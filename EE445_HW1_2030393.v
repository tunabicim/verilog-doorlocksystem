==> flow/design.v <==
module EE445_HW1_2030393(RST,CLK,PASSWD,PADOUT,DAV,OK,LOCKED,G,R,Y);
	input RST;
	input CLK;
	input PASSWD;
	input [3:0]PADOUT;  
	input DAV;
	input OK;
	reg[15:0]INPUT;	   
	reg[15:0]CURRENT;  
	reg[2:0]SHIFTC;	   
	reg[2:0]INNUM;	   
	output reg LOCKED; 
	reg[15:0]PREV1;
	reg[15:0]PREV2;
	reg[15:0]PREV3;
	reg[31:0]LEDC;     
	output reg G;
	output reg R;
	output reg Y;
	reg [2:0]STATE; 
	reg B_DAV;  
	parameter S_PassEnter= 3'd0;
	parameter S_Unlocked = 3'd1; 
	parameter S_Wrong     = 3'd2; 
	parameter S_Shift     = 3'd3;
	parameter S_NewPass   = 3'd4;
	parameter S_Shift2    = 3'd5;
always @(negedge RST or posedge CLK) begin
	if (!RST) begin	  
		STATE   <= S_PassEnter; 
		INPUT   <= 0;
		INNUM	<= 0; 		
		SHIFTC  <= 0;		
		CURRENT <= 16'h1234;
		G 		<= 0; 		
		R	    <= 0;
		Y		<= 1;
		LEDC	<= 0; 		
		LOCKED  <= 0; 	    
		PREV1	<= 16'h1234; 
		PREV2	<= 16'h1234;
		PREV3	<= 16'h1234;
		STATE   <= S_PassEnter;
		B_DAV   <= 0;
	end else begin
	B_DAV <= DAV;  
	case (STATE) 
	S_PassEnter: begin
		if(OK) begin
			if(INNUM == 3'd4) begin
				if(!PASSWD) begin              
					if(INPUT==CURRENT) begin 
						Y 	  <= 0;
						INNUM <= 0;
						INPUT <= 0;
						STATE <= S_NewPass;     
					end else begin
						LEDC  <= 0;
						INNUM <= 0;
						INPUT <= 0;
						STATE <= S_PassEnter;   
					end
				end else begin
					if(INPUT==CURRENT) begin   
						LOCKED <= 1;
						G      <= 1;
						Y      <= 0;
						STATE  <= S_Unlocked;
					end else begin 			 
						R 	   <= 1;
						Y      <= 0;
						STATE  <= S_Wrong;
					end
				end
			end else begin                  
				INNUM <= 0;
				INPUT <= 0;
				STATE <= S_PassEnter;
			end
		end else begin
			if ((B_DAV != DAV) && (DAV == 1)) begin  
				if(INNUM == 3'd4) begin			     
				STATE <= S_PassEnter;
				end else begin						 
				INPUT[3:0] <= PADOUT;
				STATE <= S_Shift;
				INNUM <= INNUM + 1'b1;
				end 
			end else begin
			STATE <= S_PassEnter;	
			end
		end
	end
	S_Unlocked: begin
		if (LEDC >= 32'd5000000) begin				 
			LOCKED<= 0;								 
			STATE <= S_PassEnter;
			INNUM <= 0;
			INPUT <= 0;
			G 	  <= 0;
			Y     <= 1;
		end else begin
			LEDC <= LEDC + 1 ;
			STATE  <= S_Unlocked;
		end 
	end
	S_Wrong: begin
		if (LEDC >= 32'd3000000) begin			 
			STATE <= S_PassEnter;	
			INNUM <= 0;
			INPUT <= 0;
			R 	  <= 0;
			Y     <= 1;
		end else begin
			LEDC  <= LEDC + 1 ;
			STATE <= S_Wrong;
		end 
	end
	S_Shift: begin
		if ((SHIFTC==4) || (INNUM == 4)) begin 
			SHIFTC<= 0;
			STATE <= S_PassEnter;
		end else begin
			INPUT = INPUT << 1;
			SHIFTC<= SHIFTC + 1'b1;
			STATE <= S_Shift;
		end 
	end 
	S_NewPass: begin
		if (LEDC >= 32'd500000) begin   
			Y 	 <= ~Y;
			LEDC <= 0;
		end else begin
			LEDC <= LEDC + 1 ;
			if (OK) begin				 
				if(INNUM == 3'd4) begin
					if ((INPUT==PREV1)||(INPUT==PREV2)||(INPUT==PREV3)) begin
						STATE <= S_NewPass;
						INNUM <= 0;
					end else begin
						CURRENT <= INPUT;
						PREV1   <= CURRENT;
						PREV2   <= PREV1;
						PREV3   <= PREV2;
						INNUM   <= 0;
						INPUT   <= 0;
						STATE   <= S_PassEnter;
						LEDC    <= 0;
						Y       <= 1;
					end 
				end else begin
					INNUM <= 0;
					STATE <= S_NewPass;
				end 
			end else begin
				if ((B_DAV != DAV) && (DAV == 1)) begin   
					if(INNUM == 3'd4) begin
						STATE <= S_NewPass;
					end else begin 
						INPUT[3:0] <= PADOUT;
						STATE <= S_Shift2;
						INNUM <= INNUM + 1'b1;
					end
				end else begin
					STATE <= S_NewPass;
				end 
			end 	
		end	 	
	end 
	S_Shift2: begin
		if ((SHIFTC==4) || (INNUM == 4)) begin   
			SHIFTC<= 0;
			STATE <= S_NewPass;
		end else begin
			INPUT = INPUT << 1;
			SHIFTC<= SHIFTC + 1'b1;
			STATE <= S_Shift2;
		end 
	end 
	default : begin 
		STATE <= S_PassEnter;
	end 
	endcase
	end 
end  
endmodule 	
# Step by step through the tools: EE445_HW1_2030393
# The steps from the RTL of EE445_HW1_2030393 to its reports follow in flow order.
# Line numbers count from 1 in the design file above.
# Cell names lack the library's common part.
# The mark - stands for no value.
# inputs
top	EE445_HW1_2030393
clock_port	CLK
lib	sky130hd
lib_corner	tt_025C_1v80

# Word level
# Counts by Yosys on the flattened word-level netlist (proc, flatten, opt, wreduce; memories kept). Register bits leave out memories and registers merged into their read ports (data or address). Print and check cells are left out.
# op_classes
reduce_logical	19
compare	3
n_addsub	3
n_logic	3
equal	35
muxes	87
# ops
op	n
32-bit 2-to-1 mux	10
32-bit case mux with 4-bit select	1
12-bit 2-to-1 mux	9
16-bit equality test	4
12-bit case mux with 5-bit select	1
3-bit 2-to-1 mux	19
4-bit 2-to-1 mux	11
32-bit by 1-bit adder with 32-bit output with constant B	1
32-bit by 19-bit >= comparator with 1-bit output with constant B	1
32-bit by 22-bit >= comparator with 1-bit output with constant B	1
32-bit by 23-bit >= comparator with 1-bit output with constant B	1
2-bit != test with constant B	15
1-bit 2-to-1 mux	24
3-bit != test with constant B	7
4-bit case mux with 5-bit select	1
3-bit case mux with 6-bit select	1
16-bit 2-to-1 mux	1
3-bit equality test with constant B	4
6-bit AND reduction	2
3-bit case mux with 4-bit select	1
10-bit AND reduction	1
5-bit AND reduction	2
2-bit 2-to-1 mux	5
9-bit AND reduction	1
8-bit AND reduction	1
7-bit AND reduction	1
2-bit nonzero test	3
3-bit by 1-bit adder with 3-bit output with constant B	2
# Other operator kinds: 13; their cells: 19.
# bits
out_inout_bits	4
reg_bits	125
input_bits	9
wordCells	164

# Depth
# Depth = most cells in a row (Yosys ltp): at word level without a register or memory, in the mapped netlist without a sequential cell, where the memories' decode and read muxes count.
# depth
word_depth	8
abc_area	0
depth_mapped	10
ltp_nobuf	9

# After synthesis
# The flow's flattened synthesis, as Yosys stat reports it; memories are mapped. The netlist is that of the ABC_AREA named above (0 if unset); the other value can give another one.
# by_type
cell_type	n	area_total_um2
dfrtp_1	106	2.65E+03
mux2_2	67	754.474
dfstp_2	22	578.054
xor2_1	48	420.403
nand2_1	58	217.709
mux2i_1	14	140.134
o21ai_0	28	140.134
xnor2_1	16	140.134
buf_2	27	135.13
nor4_1	19	118.864
a22o_1	12	105.101
inv_1	28	105.101
nor2_1	27	101.347
nand4_1	16	100.096
o31ai_1	13	97.594
a2bb2oi_1	10	87.584
clkbuf_1	20	75.072
ha_1	6	75.072
# Not listed: further types 50, cells in them 127.
# mapped
ff_cells	128
cells	664
yosys_area_mm2	0.0069917
seq_area_mm2	0.0032306

# Timing after synthesis
# OpenSTA on the mapped netlist: ideal clock, no wires. The path of least setup slack (recovery checks aside). Input and output delay are each 20% of the period. Register names are those of the netlist, which keeps one name where synthesis merged equal registers.
# synth_timing
kind	register to register
start	reg LEDC[13]
end	reg INPUT[1]
launch_ns	0.000
setup_ns	0.125
setup_slack_ns	0.419
period_ns	2.93
path_delay_ns	2.511
required_time_ns	2.805
t_arrival_ns	2.386
path_buffers	1
path_stages	9
period_less_setup_slack_ns	2.511
# "path_delay_ns" = arrival - input delay + setup time.
# "path_stages": output pins that drive a net of the path, with the launching flip-flop's if there is one; two outputs of one cell count as two.
# "period_less_setup_slack_ns" is the clock period less the worst setup slack; recovery checks do not enter. This is arithmetic on one report: input and output delays are still those of the set period (20% each).
# Between the ends stands the longest chain of elaborated cells between them, by number of cells; it is not shown to be the way that was timed. Of several equally long chains one is given.
# A line is the first line of the expression or statement that the cell stems from. Yosys adds cells for indexed reads and writes and turns some case tables into memories.
# At most two assigning lines are given for a register; there are more.
# synth_via
path_cell_list	dfrtp_1 buf_2 or2_2 or4_4 a21oi_2 o21ai_2 nand2b_4 nor4_4 mux2_2
elab_chain_len	3
cells_between	11
cone_lines	4
# synth_rtl
item	line_no	rtl
start, declared	16	reg[31:0]LEDC;
start, assigned	103	LEDC <= LEDC + 1 ;
start, assigned	115	LEDC <= LEDC + 1 ;
32-bit by 19-bit >= comparator with 1-bit output	130	if (LEDC >= 32'd500000) begin
4-bit 2-to-1 mux	130
4-bit case mux with 5-bit select	47	case (STATE)
end, assigned	124	INPUT = INPUT << 1;
end, assigned	175	INPUT = INPUT << 1;
end, declared	8	reg[15:0]INPUT;

# Path in the finished layout
# Path of least setup slack in the final report of run 1 (OpenROAD, finished layout, wires in). Where an end is a register, its clock arrival counts in the times.
# layout_timing
kind	register to register
start	reg LEDC[27]
end	reg LEDC[28]
launch_ns	0.43
period_ns	3.44
path_stages	8
path_buffers	0
t_arrival_ns	3.48
setup_ns	0.12
required_time_ns	3.75
setup_slack_ns	0.27
# Between the ends stands the longest chain of elaborated cells between them, by number of cells; it is not shown to be the way that was timed. Of several equally long chains one is given.
# At most two assigning lines are given for a register; there are more.
# layout_via
path_cell_list	dfrtp_1 or4_4 nor4_4 o211ai_1 a221oi_2 and2_2 and2_1 nor2_1
elab_chain_len	6
cells_between	14
# layout_rtl
item	line_no	rtl
start, declared	16	reg[31:0]LEDC;
start, assigned	103	LEDC <= LEDC + 1 ;
start, assigned	115	LEDC <= LEDC + 1 ;
32-bit by 1-bit adder with 32-bit output	134	LEDC <= LEDC + 1 ;
32-bit 2-to-1 mux	137	if ((INPUT==PREV1)||(INPUT==PREV2)||(INPUT==PREV3)) begin
32-bit 2-to-1 mux	136	if(INNUM == 3'd4) begin
32-bit 2-to-1 mux	135	if (OK) begin
32-bit 2-to-1 mux	130	if (LEDC >= 32'd500000) begin
32-bit case mux with 4-bit select	47	case (STATE)
end, assigned	103
end, assigned	115
end, declared	16

Measured data: module EE445_HW1_2030393, platform sky130hd, 2 stored runs of the flow under differing settings, order arbitrary. Input and output delays are each 20% of the period that was set; the output load is 0.01 pF.
"period_reached_ns": clock period set for the run, less the worst setup slack. It is reckoned from that one timing run; input and output delays stay at 20% of the period that was set.
"worstPathTime_ns": the worst setup path's part of the clock period (all of it between registers, 20% less for each end at a port) less its slack. A launch clock that arrives late makes it longer, a capture clock that arrives late makes it shorter.
"design_power_w": no workload was simulated; the value follows from the tool's default switching activity.

Run 1, flow files:
==> flow/run.sh <==
#!/bin/bash
# the make line also repeats the synthesis and layout settings of config.mk as NAME=value (left out here)
make -C /OpenROAD-flow-scripts/flow DESIGN_CONFIG=/design/flow/config.mk WORK_HOME=/design/flow/orfs CLKGATE_MAP_FILE= finish
==> flow/config.mk <==
export PLATFORM = sky130hd
export DESIGN_NAME = EE445_HW1_2030393
export DESIGN_NICKNAME = EE445_HW1_2030393
export VERILOG_FILES = /design/flow/design.v
export SDC_FILE = /design/flow/constraint.sdc
export NUM_CORES = 4
export LEC_CHECK = 0
export CAP_MARGIN = 20
export CELL_PAD_IN_SITES_DETAIL_PLACEMENT = 1
export CELL_PAD_IN_SITES_GLOBAL_PLACEMENT = 0
export CORE_MARGIN = 2
export CORE_UTILIZATION = 44
export CTS_CLUSTER_DIAMETER = 45
export GPL_ROUTABILITY_DRIVEN = 1
export MAX_ROUTING_LAYER = met5
export MIN_ROUTING_LAYER = met2
export PLACE_DENSITY = 0.45
export SLEW_MARGIN = 20
==> flow/constraint.sdc <==
create_clock -name core_clock -period 3.44 [get_ports {CLK}]
set_input_delay 0.6880 -clock core_clock [delete_from_list [all_inputs] [get_ports {CLK}]]
set_output_delay 0.6880 -clock core_clock [all_outputs]
set_load 0.01 [all_outputs]

==> results of run 1, as CSV <==
result,value
synthArea_mm2,0.0069917
finalCellArea_mm2,0.0078463
tns_setup_ns,0.000
design_power_w,0.005738
design_die_area_mm2,0.0169143
fin_ws_ns,0.267
layout_utilization_frac,0.499
period_reached_ns,3.173
worstPathTime_ns,3.17
path_kind,"register to register"

Run 2, flow files:
==> flow/run.sh <==
#!/bin/bash
# the make line also repeats the synthesis and layout settings of config.mk as NAME=value (left out here)
make -C /OpenROAD-flow-scripts/flow DESIGN_CONFIG=/design/flow/config.mk WORK_HOME=/design/flow/orfs CLKGATE_MAP_FILE= finish
==> flow/config.mk <==
export PLATFORM = sky130hd
export DESIGN_NAME = EE445_HW1_2030393
export DESIGN_NICKNAME = EE445_HW1_2030393
export VERILOG_FILES = /design/flow/design.v
export SDC_FILE = /design/flow/constraint.sdc
export NUM_CORES = 4
export LEC_CHECK = 0
export CAP_MARGIN = 5
export CORE_MARGIN = 8
export CORE_UTILIZATION = 42
export CTS_CLUSTER_SIZE = 93
export GPL_TIMING_DRIVEN = 0
export PLACE_DENSITY = 0.71
export SLEW_MARGIN = 20
export TNS_END_PERCENT = 65
==> flow/constraint.sdc <==
create_clock -name core_clock -period 4.46 [get_ports {CLK}]
set_input_delay 0.8920 -clock core_clock [delete_from_list [all_inputs] [get_ports {CLK}]]
set_output_delay 0.8920 -clock core_clock [all_outputs]
set_load 0.01 [all_outputs]

==> results of run 2, as CSV <==
result,value
synthArea_mm2,0.0069917
finalCellArea_mm2,0.0079789
tns_setup_ns,0.000
design_power_w,0.004172
design_die_area_mm2,0.0210308
fin_ws_ns,1.247
layout_utilization_frac,0.486
period_reached_ns,3.213
worstPathTime_ns,3.21
path_kind,"register to register"
